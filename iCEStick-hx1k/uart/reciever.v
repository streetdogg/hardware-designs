==> flow/design.v <==
module uart_rx (
    input            clk,
    input            rx,
    input            clear,
    output reg [7:0] data,
    output           done
);
    parameter LIMIT          = 104;
    parameter SAMPLE         = LIMIT/2;
    parameter IDLE           = 3'b00;
    parameter RECIEVE        = 3'b01;
    parameter DONE           = 3'b10;
    reg [1:0]  state = IDLE;
    reg [31:0] count = 0;
    reg [1:0]  stop_bits = 0;
    reg [2:0]  bit_recieved = 0;
    reg        op_complete = 0;
    always @(posedge clk) begin
        if (count == LIMIT) begin
            count <= 0;
        end else begin
            count <= count + 1;
        end
    end
    always @(posedge clk) begin
        if (clear == 1'b1) begin
            done <= 1'b0;
        end else if (op_complete == 1'b1) begin
            done <= op_complete;
        end else begin
            done <= done;
        end
    end
    always @(posedge clk) begin
        case (state)
            IDLE: begin
                if (rx == 1'b0 && count == SAMPLE && done == 1'b0) begin
                    state <= RECIEVE;
                    data <= 0;
                end else begin
                    state <= IDLE;
                    bit_recieved <= 0;
                    stop_bits <= 0;
                    op_complete <= 1'b0;
                end
            end
            RECIEVE: begin
                if (bit_recieved < 8 && count == SAMPLE) begin
                    data[bit_recieved] <= rx;
                    bit_recieved <= bit_recieved + 1;
                end else if (bit_recieved == 7) begin
                    state <= DONE;
                end else begin
                    state <= RECIEVE;
                end
            end
            DONE: begin
                if (stop_bits < 3 && count == SAMPLE) begin
                    stop_bits <= stop_bits + 1;
                end else if (stop_bits == 3) begin
                    state <= IDLE;
                    op_complete <= 1'b1;
                end else begin
                    state <= DONE;
                end
            end
            default: begin
                state <= IDLE;
            end
        endcase
    end
endmodule
-- Step by step through the tools: uart_rx
What the tools print for uart_rx, step after step.
Line numbers count from 1 in the design file above.
Cell names lack the library's common part.
Not given: n/a
- top module: uart_rx
- clock: clk
- library: sky130hd
- corner: tt_025C_1v80

-- After elaboration
Counts by Yosys on the flattened word-level netlist (proc, flatten, opt, wreduce; memories kept). Register bits leave out memories and registers merged into their read ports (data or address). Print and check cells are left out. Cells with the same type and inputs are merged into one.
- noted add/sub/neg operators: 4
- magnitude comparators at 2
- equality and inequality tests at 13
- shifts and indexed selects: 2
- muxes and demuxes: 19
- noted bitwise gates (word level): 5
- noted reduce/logical cells: 12
- operators with widths (operator ; number):
    adder 32 x 1 -> 32 bit (second input constant) ; 1
    == test 32 x 6 -> 1 bit (second input constant) ; 1
    == test 32 x 7 -> 1 bit (second input constant) ; 1
    parallel mux 8 bit (select 2 bit) ; 1
    two-way mux 8 bit ; 2
    inequality test 2 bit (second input constant) ; 7
    two-way mux 2 bit ; 6
    AND reduction 3 bit ; 3
    variable shift 1 x 4 -> 8 bit ; 1
    variable shift 1 x 4 -> 8 bit (first input constant) ; 1
    AND 8 bit ; 1
    OR 8 bit ; 1
    NOT 8 bit ; 1
    parallel mux 3 bit (select 2 bit) ; 1
    parallel mux 2 bit (select 3 bit) ; 1
    two-way mux 3 bit ; 2
    logical AND 1 bit ; 4
    == test 2 bit (second input constant) ; 2
    nonzero test 2 bit ; 2
    < comparator 3 x 4 -> 1 bit (second input constant) ; 1
    negation 3 -> 4 bit ; 1
    AND reduction 4 bit ; 1
    parallel mux 2 bit (select 2 bit) ; 1
    two-way mux 1 bit ; 4
    adder 3 x 1 -> 3 bit (second input constant) ; 1
    == test 3 bit (second input constant) ; 1
    NOT 1 bit ; 2
    adder 2 x 1 -> 2 bit (second input constant) ; 1
Not listed: further kinds 5, cells in them 5.
- register bits after elaboration: 49
- bits of input ports at 3

-- Depth
Yosys ltp: most cells in a row. Word level: on the elaborated netlist, between registers, memories and ports. Mapped: between sequential cells and ports; inverters and the memories' decode and read muxes count.
- depth in word-level cells: 7
- noted ABC_AREA: 0
- gate-level depth with buffers: 6
- noted depth with buffers taken out: 6

-- Synthesis result
The flow's flattened synthesis, as Yosys stat reports it; memories are mapped. The netlist is that of the ABC_AREA named above (0 if unset); the other value can give another one.
- cells in the netlist: 238
- synthesis area at 0.002361 mm²
- sequential part of the area at 0.0011411 mm²
- mapped flip-flops at 49
- buffers: 7
- cells by type (cell type ; number ; total area (µm²)):
    dfxtp_1 ; 33 ; 660.634
    edfxtp_1 ; 16 ; 480.461
    xnor2_1 ; 24 ; 210.202
    ha_1 ; 9 ; 112.608
    nor2_1 ; 29 ; 108.854
    nand2_1 ; 21 ; 78.826
    xor2_1 ; 8 ; 70.067
    nand4_1 ; 11 ; 68.816
    and4_1 ; 6 ; 52.55
    nand3_1 ; 10 ; 50.048
    nor4_1 ; 7 ; 43.792
    and2_1 ; 6 ; 37.536
    and3_1 ; 6 ; 37.536
    a22oi_1 ; 4 ; 30.029
    and4b_1 ; 3 ; 30.029
    inv_1 ; 8 ; 30.029
    nand4b_1 ; 3 ; 26.275
    nor3b_1 ; 3 ; 22.522
Not listed: further types 18, cells in them 31.

-- Path before layout
Source: OpenSTA report_checks on the synthesized netlist (no wires, ideal clock, input and output delay 20% of the period each), path of least setup slack; recovery checks are left aside. Register names are those of the netlist, which keeps one name where synthesis merged equal registers.
- kind: register -> register
- from: register count[0]
- to: register data[0]
- period: 1970 ps
- setup time at 383 ps
- data arrival time at 1684 ps
- data required time: 1587 ps
- path slack: -97 ps
- noted delay of the path: 2067 ps
- stages on the path at 7
- path buffers at 0
- noted synthesis period reached: 2067 ps
"delay of the path" is the arrival time less input delay plus setup time.
"stages on the path": output pins that drive a net of the path, with the launching flip-flop's if there is one; two outputs of one cell count as two.
"synthesis period reached" = period - worst setup slack (recovery checks aside). The figure is calculated, with input and output delays left at 20% of the set period.
The rows between start and end are the longest chain of elaborated cells between them; the timing report does not say that the signal goes this way. Where chains are equally long, one stands for them.
Each line given opens the expression or statement behind the cell; cells for indexed reads and writes are added by Yosys, which also makes memories of some case tables.
Only ways into the end's enable, where the timed path ends, are counted here.
- cell sequence: dfxtp_1 > inv_1 > ha_1 > and4b_1 > and4_1 > nand2_1 > nor3_1
- length of the longest elaborated chain at 5
- RTL lines, path post-synthesis (element ; RTL line ; RTL):
    start: declaration ; 14 ; reg [31:0] count = 0;
    start: assignment ; 20 ; count <= 0;
    start: assignment ; 22 ; count <= count + 1;
    == test 32 x 6 -> 1 bit ; 37 ; if (rx == 1'b0 && count == SAMPLE && done == 1'b0) begin
    logical AND 1 bit (2 in a row) ; 37 ;
    inequality test 2 bit ; n/a ;
    AND reduction 3 bit ; n/a ;
    end: assignment ; 39 ; data <= 0;
    end: assignment ; 49 ; data[bit_recieved] <= rx;
    end: declaration ; 5 ; output reg [7:0] data,

-- Path in the finished layout
From the final timing report of run 1: the path of least setup slack in the routed layout; clock arrival at registers is part of the times.
The path's times are printed in steps of 10 ps; the period is the one set.
- kind: register -> register
- from: register count[11]
- to: register bit_recieved[1]
- period: 2540 ps
- setup time at 310 ps
- data arrival time at 1910 ps
- data required time: 2530 ps
- path slack: 610 ps
- stages on the path at 5
- path buffers at 0
The rows between start and end are the longest chain of elaborated cells between them; the timing report does not say that the signal goes this way. Where chains are equally long, one stands for them.
Only ways into the end's enable, where the timed path ends, are counted here.
- cell sequence: dfxtp_1 > nor4_1 > and4_2 > nand2_1 > a211oi_2
- length of the longest elaborated chain at 5
- RTL lines, path after layout (element ; RTL line ; RTL):
    start: declaration ; 14 ; reg [31:0] count = 0;
    start: assignment ; 20 ; count <= 0;
    start: assignment ; 22 ; count <= count + 1;
    == test 32 x 6 -> 1 bit ; 37 ; if (rx == 1'b0 && count == SAMPLE && done == 1'b0) begin
    logical AND 1 bit (2 in a row) ; 37 ;
    inequality test 2 bit ; n/a ;
    AND reduction 3 bit ; n/a ;
    end: assignment ; 42 ; bit_recieved <= 0;
    end: assignment ; 50 ; bit_recieved <= bit_recieved + 1;
    end: declaration ; 16 ; reg [2:0]  bit_recieved = 0;

# Flow runs of uart_rx

uart_rx through Yosys and OpenROAD on sky130hd: 2 stored runs, unordered, with their settings and measured results. The constraints put input and output delay at 20% of the set period each and load the outputs with 0.01 pF.
"period reached" means the clock period less the worst setup slack. The figure is calculated, with input and output delays left at 20% of the set period.
"critical path time": the worst setup path's part of the clock period (all of it between registers, 20% less for each end at a port) less its slack. A launch clock that arrives late makes it longer, a capture clock that arrives late makes it shorter.
By "power consumption" is meant OpenSTA's value without simulated activity: inputs other than the clock are taken to toggle once in ten clock periods, and the tool carries that through the logic.
"critical path time" is known to 10 ps.

Run 1
Settings were period_ns = 2.54; SETUP_SLACK_MARGIN = 0.57; CAP_MARGIN = 20; CORE_MARGIN = 2; CORE_UTILIZATION = 40; SLEW_MARGIN = 20
- chip area in the Yosys report at 0.002361 mm²
- die area: 0.0065327 mm²
- standard-cell area of the final layout: 0.0027138 mm²
- noted the utilization after routing: 48.4%
- smallest setup slack at 613 ps
- setup TNS at 0 ps
- noted the lowest hold slack: 467 ps
- power consumption at 1.405 mW
- period reached at 1927 ps
- noted the critical path time: 1930 ps
- worst setup path kind: register -> register

Run 2
Settings were period_ns = 1.57; CORE_UTILIZATION = 40; SETUP_SLACK_MARGIN = 0.37; PLACE_DENSITY_LB_ADDON = 0.01; CORE_MARGIN = 3; GPL_TIMING_DRIVEN = 1; CTS_CLUSTER_DIAMETER = 338; CAP_MARGIN = 20; SLEW_MARGIN = 25; MIN_ROUTING_LAYER = met2; MAX_ROUTING_LAYER = met5
- chip area in the Yosys report at 0.002361 mm²
- die area: 0.00686 mm²
- standard-cell area of the final layout: 0.0036498 mm²
- noted the utilization after routing: 65.1%
- smallest setup slack at -80 ps
- setup TNS at -872 ps
- noted the lowest hold slack: 480 ps
- power consumption at 2.173 mW
- period reached at 1650 ps
- noted the critical path time: 1650 ps
- worst setup path kind: register -> register
