==> flow/design.v <==
module display (
  input clk,
  input [3:0] value,
  output [7:0] display
);
  reg [7:0] display_buff;
  always @(posedge clk) begin
    case (value)
      4'h0: display_buff <= 8'hC0;
      4'h1: display_buff <= 8'hF9;
      4'h2: display_buff <= 8'hA4;
      4'h3: display_buff <= 8'hB0;
      4'h4: display_buff <= 8'h99;
      4'h5: display_buff <= 8'h92;
      4'h6: display_buff <= 8'h82;
      4'h7: display_buff <= 8'hF8;
      4'h8: display_buff <= 8'h80;
      4'h9: display_buff <= 8'h90;
      4'ha: display_buff <= 8'h88;
      4'hb: display_buff <= 8'h83;
      4'hc: display_buff <= 8'hc6;
      4'hd: display_buff <= 8'ha1;
      4'he: display_buff <= 8'h86;
      4'hf: display_buff <= 8'h8e;
      default: display_buff <= display_buff;
    endcase
  end
  assign display = display_buff;
endmodule
-- From RTL to reports: display
Tool output for the design above, in the order of the flow.
Line numbers count from 1 in the design file above.
Operators carry their Yosys type and port widths (W data, S select, Z words).
Cell names lack the library's common part.
Not given: -
- top: display
- clock port: clk
- standard-cell library: sky130hd
- library corner: tt_025C_1v80

-- Word level
Source: Yosys, flattened and elaborated, memories not mapped. Widths are those after wreduce; folded enables and synchronous resets count as part of the registers. Registers that Yosys merges into a memory's read port (data or address) are not register bits. Print and check cells do not count. Equal cells are merged and count once.
Yosys's memory passes give these memory sizes; they may raise the number of words (mostly to a power of two), join words into wider ones and drop unused or constant bits.
- multiply operators at 0
- divide/modulo/power cells: 0
- magnitude comparators at 0
- shift operators at 0
- noted reductions and logical operators: 0
- $add $sub $neg: 0
- eq/ne operators at 0
- noted mux-type cells: 0
- noted bitwise logic cells: 0
- memories: 1
- bits in latches at 0
- noted register bits after elaboration: 8
- noted word width x clocked read ports: 7
- noted elaborated cells: 2
- input port bits: 5
- memory bits (read-only): 112
- RAM bits at 0
- memories (name ; depth ; bits a word ; rd ports ; write ports ; RTL line ; source):
    (name not given) ; 16 ; 7 ; 1 ; 0 ; 8 ; case (value)

-- Depth
Longest topological path by Yosys (ltp), each cell counted once; first at word level (registers and memories cut), then after technology mapping (sequential cells cut; the memories' decode and read muxes count).
- noted depth in word-level cells: 0
- ABC_AREA at 1
- noted depth in mapped cells: 7
- mapped depth without buffers at 7

-- Netlist
Source: synth_stat.txt of the flow (Yosys; design flattened, memories mapped). It holds for the ABC_AREA given above (unset counts as 0); a run with the other value may have another netlist.
- cells by type (cell ; count):
    dfxtp_1 ; 7
    ha_1 ; 7
    nand2_1 ; 20
    nand3_1 ; 8
    buf_6 ; 2
    inv_1 ; 6
    nand2_2 ; 2
    nand2_4 ; 1
    nand3_2 ; 1
    o21ai_2 ; 1
    buf_4 ; 1
    nand3b_1 ; 1
    o21ai_1 ; 1
    conb_1 ; 1
    inv_2 ; 1
- noted buffers: 3
- standard cells after synthesis at 60
- cell area after synthesis at 457.9 µm²
- flip-flop cells: 7

-- Timing after synthesis
OpenSTA on the mapped netlist: ideal clock, no wires. The path of least setup slack (recovery checks aside). Input and output delay are each 20% of the period. Register names are those of the netlist, which keeps one name where synthesis merged equal registers.
- path type: input -> register
- from: input port value[0]
- to: register display_buff[3]
- period: 1.47 ns
- noted data arrival time: 0.852 ns
- noted path delay: 0.670 ns
- buffers on the path: 0
- stages on the path at 7
- input delay: 0.294 ns
- noted launch time at the first pin: 0.294 ns
- noted slack: 0.506 ns
- required time: 1.358 ns
- period reached after synthesis: 0.964 ns
"path delay" is the arrival time less input delay plus setup time.
"stages on the path" counts driving pins, that of a launching flip-flop among them; a cell with two outputs on the path counts twice.
"period reached after synthesis" = period - worst setup slack (recovery checks aside). The figure is calculated, with input and output delays left at 20% of the set period.
A register here has more assigning lines than the two given.
- cell sequence: inv_1 -> ha_1 -> inv_1 -> nand2_2 -> nand2_1 -> nand2_1 -> nand2_1
- ends and longest elaborated chain, post-synthesis (what ; RTL line ; source):
    start, declared ; 3 ; input [3:0] value,
    end, assigned ; 9 ; 4'h0: display_buff <= 8'hC0;
    end, assigned ; 25 ; default: display_buff <= display_buff;
    end, declared ; 6 ; reg [7:0] display_buff;
No chain of elaborated cells between the ends is given.

FLOW RESULTS
============

Record of 2 stored runs of the RTL-to-layout flow on display, platform sky130hd. The runs are unordered. Constraints: input delay and output delay 20% of the set period each, output load 0.01 pF.

Flow run 1

==> flow/run.sh <==
#!/bin/bash
# the make line also repeats the synthesis and layout settings of config.mk as NAME=value (left out here)
make -C /OpenROAD-flow-scripts/flow DESIGN_CONFIG=/design/flow/config.mk WORK_HOME=/design/flow/orfs CLKGATE_MAP_FILE= finish
==> flow/config.mk <==
export PLATFORM = sky130hd
export DESIGN_NAME = display
export DESIGN_NICKNAME = display
export VERILOG_FILES = /design/flow/design.v
export SDC_FILE = /design/flow/constraint.sdc
export NUM_CORES = 4
export LEC_CHECK = 0
export ABC_AREA = 1
export CAP_MARGIN = 20
export CORE_MARGIN = 3
export CORE_UTILIZATION = 46
export CTS_CLUSTER_DIAMETER = 391
export GPL_TIMING_DRIVEN = 0
export MAX_ROUTING_LAYER = met5
export PLACE_DENSITY_LB_ADDON = 0.27
export SETUP_SLACK_MARGIN = 0.39
export SLEW_MARGIN = 5
export TNS_END_PERCENT = 10
==> flow/constraint.sdc <==
create_clock -name core_clock -period 1.36 [get_ports {clk}]
set_input_delay 0.2720 -clock core_clock [delete_from_list [all_inputs] [get_ports {clk}]]
set_output_delay 0.2720 -clock core_clock [all_outputs]
set_load 0.01 [all_outputs]

Flow run 1: did not finish, floorplanning stopped with PDN-0185.

Flow run 2

==> flow/run.sh <==
#!/bin/bash
# the make line also repeats the synthesis and layout settings of config.mk as NAME=value (left out here)
make -C /OpenROAD-flow-scripts/flow DESIGN_CONFIG=/design/flow/config.mk WORK_HOME=/design/flow/orfs CLKGATE_MAP_FILE= finish
==> flow/config.mk <==
export PLATFORM = sky130hd
export DESIGN_NAME = display
export DESIGN_NICKNAME = display
export VERILOG_FILES = /design/flow/design.v
export SDC_FILE = /design/flow/constraint.sdc
export NUM_CORES = 4
export LEC_CHECK = 0
export CAP_MARGIN = 20
export CELL_PAD_IN_SITES_DETAIL_PLACEMENT = 2
export CORE_ASPECT_RATIO = 1.3
export CORE_MARGIN = 2
export CORE_UTILIZATION = 68
export CTS_CLUSTER_DIAMETER = 78
export GPL_ROUTABILITY_DRIVEN = 1
export GPL_TIMING_DRIVEN = 0
export MIN_ROUTING_LAYER = met2
export PLACE_DENSITY_LB_ADDON = 0.17
export SLEW_MARGIN = 20
export TNS_END_PERCENT = 80
==> flow/constraint.sdc <==
create_clock -name core_clock -period 2.34 [get_ports {clk}]
set_input_delay 0.4680 -clock core_clock [delete_from_list [all_inputs] [get_ports {clk}]]
set_output_delay 0.4680 -clock core_clock [all_outputs]
set_load 0.01 [all_outputs]

Flow run 2: did not finish, floorplanning stopped with PDN-0185.
